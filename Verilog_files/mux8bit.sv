==> flow/design.v <==
module mux8bit(input [7:0] aa , 
               input [7:0] bb , 
         input [7:0] cc, 
         input [7:0] dd ,
         input [1:0] select,
               output reg [7:0] ans);
  always @(aa or bb or cc or dd or select) begin
    case(select)
    2'b00: begin ans <= aa; end
    2'b01: begin ans <= bb; end
    2'b10: begin ans <= cc; end
    2'b11: begin ans <= dd; end
    endcase
  end
endmodule
module fifo #(parameter DEPTH=8, DATA_WIDTH=8) (
  input clock,
  input reset,
  input write,
  input read,
  input [DATA_WIDTH - 1 : 0] DATA_IN,
  output reg empty,
  output reg full,
  output reg [DATA_WIDTH - 1 : 0] DATA_OUT);
  reg [$clog2(DEPTH) - 1 : 0] write_ptr, read_ptr;
  reg [DATA_WIDTH - 1 : 0] fifo[DEPTH];
  reg [$clog2(DEPTH) - 1 : 0] count;
  initial begin
    full <= 0;
    empty <= 1;
    count <= 0;
  end
  always @(posedge clock)
  begin
    if(reset)
      begin
        write_ptr <= 0;
        read_ptr <= 0;
        DATA_OUT <= 0;
        count <= 0;
      end
    else 
        begin
         if(write & !full)
          begin
            fifo[write_ptr] <= DATA_IN;
            write_ptr <= write_ptr + 1;
            count <= count + 1;
          end
          else if (read & !empty)
          begin
            DATA_OUT <= fifo[read_ptr];
            read_ptr <= read_ptr + 1;
            count <= count - 1;
          end
       end
  end
  always @(write_ptr or read_ptr)  begin
    full <= (count == DEPTH);
    empty <= (count == 0);
  end
endmodule
Tool chain data of fifo
Tool output for the design above, in the order of the flow.
Lines are those of the file above, counted from 1.
Operators: Yosys type, input widths -> output width; for muxes data width and select width s.
Library cell names are shortened.
Not given: n/a

inputs
  top module = fifo
  clock = clock
  cell library = sky130hd
  corner = tt_025C_1v80

After elaboration
Source: Yosys, flattened and elaborated, memories not mapped. Widths are those after wreduce. Registers that Yosys merges into a memory's read port (data or address) are not register bits. Print and check cells do not count. Equal cells are merged and count once.
Yosys's memory passes give these memory sizes; they may raise the number of words (mostly to a power of two), join words into wider ones and drop unused or constant bits.

cells by class
  bitwise logic cells = 2
  muxes and demuxes = 8
  add/subtract/negate cells = 4
  reductions and logical operators = 4

operator list
  cell                 count
  $mux 8               2
  $mux 3               4
  $add 3x1->3 const B  3
  $sub 3x1->3 const B  1
  $logic_not 3->1      1
  $reduce_and 2->1     1
  $reduce_bool 2->1    1
  $mux 1               2
  $and 1x1->1          1
  $not 1->1            1
  $logic_not 1->1      1

word-level totals
  clocked read ports x word width = 8
  memories kept = 1
  input port bits = 12
  register bits after elaboration = 9
  RAM bits = 64

memory list
  memory  depth  width  read ports  write ports  RTL line  RTL
  fifo    8      8      1           1            26        reg [DATA_WIDTH - 1 : 0] fifo[DEPTH];

Depth
Yosys ltp: most cells in a row. Word level: on the elaborated netlist, between registers, memories and ports. Mapped: between sequential cells and ports; inverters and the memories' decode and read muxes count.

logic depth
  depth in word-level cells = 5
  ABC_AREA = 0
  mapped depth = 6
  gate-level depth less buffers = 5

Synthesis result
Source: synth_stat.txt of the flow (Yosys; design flattened, memories mapped). It holds for the ABC_AREA given above (unset counts as 0); a run with the other value may have another netlist.

cells by type
  cell type  count  area in all (um2)
  edfxtp_1   64     1.92E+03
  dfxtp_1    17     340.326
  mux4_1     9      236.477
  mux4_2     7      157.651
  mux2i_1    8      80.077
  a21oi_1    12     60.058
  a211oi_1   7      52.55
  nor2_1     14     52.55
  ha_1       2      25.024
  buf_12     1      20.019
  buf_2      4      20.019
  fa_1       1      20.019
  nand2_1    5      18.768
  a311oi_1   2      17.517
  buf_4      2      15.014
  nor3_1     3      15.014
  o21ai_0    3      15.014
  nor4_1     2      12.512

Not listed: further types 18, cells in them 22.

synthesis totals
  mapped area = 0.0032318 mm2
  buffers = 11
  area of sequential cells = 0.0022622 mm2
  mapped flip-flops = 81
  cells in the netlist = 185

Path before layout
Source: OpenSTA report_checks on the synthesized netlist (no wires, ideal clock, input and output delay 20% of the period each), path of least setup slack; recovery checks are left aside. Register names are those of the netlist, which keeps one name where synthesis merged equal registers.

path post-synthesis
  path kind = in2reg
  start = input port write
  end = memory fifo[4][0]
  setup time = 395 ps
  clock period = 1860 ps
  path delay = 1508 ps
  arrival = 1485 ps
  driving pins on the path = 3
  buffers on the path = 1
  slack = -19 ps
  synthesis period reached = 1879 ps

"path delay" = arrival - input delay + setup time.
"driving pins on the path": output pins that drive a net of the path, with the launching flip-flop's if there is one; two outputs of one cell count as two.
"synthesis period reached" = period - worst setup slack (recovery checks aside). The figure is calculated, with input and output delays left at 20% of the set period.
The rows between start and end are the longest chain of elaborated cells between them; the timing report does not say that the signal goes this way. Where chains are equally long, one stands for them.
Each line given opens the expression or statement behind the cell; cells for indexed reads and writes are added by Yosys, which also makes memories of some case tables.
The path ends at the enable pin of a flip-flop; only ways to that pin are counted.

between the ends, post-synthesis
  cells stage by stage = buf_2 nand2_1 nor4_1
  cells in the longest elaborated chain = 2
  elaborated cells between the ends (all ways) = 4
  source lines of those cells = 2
  classes of those cells = 4 x mux

RTL lines, path post-synthesis
  what             RTL line  RTL
  start, declared  19        input write,
  $mux 3           44        if(write & !full)
  $mux 3           35        if(reset)
  end, declared    26        reg [DATA_WIDTH - 1 : 0] fifo[DEPTH];

Path in the finished layout
From the final timing report of entry A: the path of least setup slack in the routed layout; clock arrival at registers is part of the times.
The path's times are printed in steps of 10 ps; the period is the one set.

path post-layout
  path kind = reg2reg
  start = register read_ptr[1]
  end = register DATA_OUT[2]
  setup time = 140 ps
  driving pins on the path = 6
  clock period = 1540 ps
  buffers on the path = 2
  arrival = 1800 ps
  slack = -40 ps

between the ends, post-layout
  cells stage by stage = dfxtp_4 buf_12 buf_12 mux4_2 mux2i_1 a211oi_2

RTL lines, path post-layout
  what             RTL line  RTL
  start, declared  25        reg [$clog2(DEPTH) - 1 : 0] write_ptr, read_ptr;
  start, assigned  38        read_ptr <= 0;
  start, assigned  53        read_ptr <= read_ptr + 1;
  end, declared    24        output reg [DATA_WIDTH - 1 : 0] DATA_OUT);

Chain of elaborated cells between the ends: none given.

--- measured runs ---
2 stored runs of fifo in the flow (synthesis by Yosys, layout by OpenROAD, sky130hd cells), in arbitrary order. Constraints: input delay and output delay 20% of the set period each, output load 0.01 pF.
"period reached": clock period set for the run, less the worst setup slack. It is reckoned from that one timing run; input and output delays stay at 20% of the period that was set.
"worst path time" is the time allowed to the run's worst setup path (the clock period less input and output delay, where it has them) less its slack. Clock arrival times count: a late capture clock shortens it, a late launch clock lengthens it.
By "power consumption" is meant OpenSTA's value without simulated activity: inputs other than the clock are taken to toggle once in ten clock periods, and the tool carries that through the logic.
"worst path time" is known to 10 ps.
Settings: . = not set for that run.
A result given as . is not shown for that run.

item                                       entry A    entry B
period_ns                                  1.54       1.6
CORE_UTILIZATION                           42         55
SETUP_SLACK_MARGIN                         0.42       0.37
PLACE_DENSITY                              0.37       .
CORE_ASPECT_RATIO                          0.83       .
CELL_PAD_IN_SITES_DETAIL_PLACEMENT         2          2
TNS_END_PERCENT                            80         10
GPL_TIMING_DRIVEN                          0          .
CAP_MARGIN                                 25         0
CORE_MARGIN                                2          2
SLEW_MARGIN                                20         0
HOLD_SLACK_MARGIN                          .          0.28
MAX_ROUTING_LAYER                          .          met4
worst hold slack in the final report (ps)  360        .
full die area (mm2)                        0.0084154  .
worst setup slack after layout (ps)        -36        .
worst path time (ps)                       1580       .
worst setup path kind                      reg2reg    .
total negative setup slack (ps)            -68        .
standard-cell area after layout (mm2)      0.0044268  .
power consumption (W)                      0.00464    .
mapped cell area after synthesis (mm2)     0.0032318  .
period reached (ps)                        1576       .
utilization after routing (%)              58.7       .

Entry B: no final report: placement broke off with DPL-0033
--- end ---
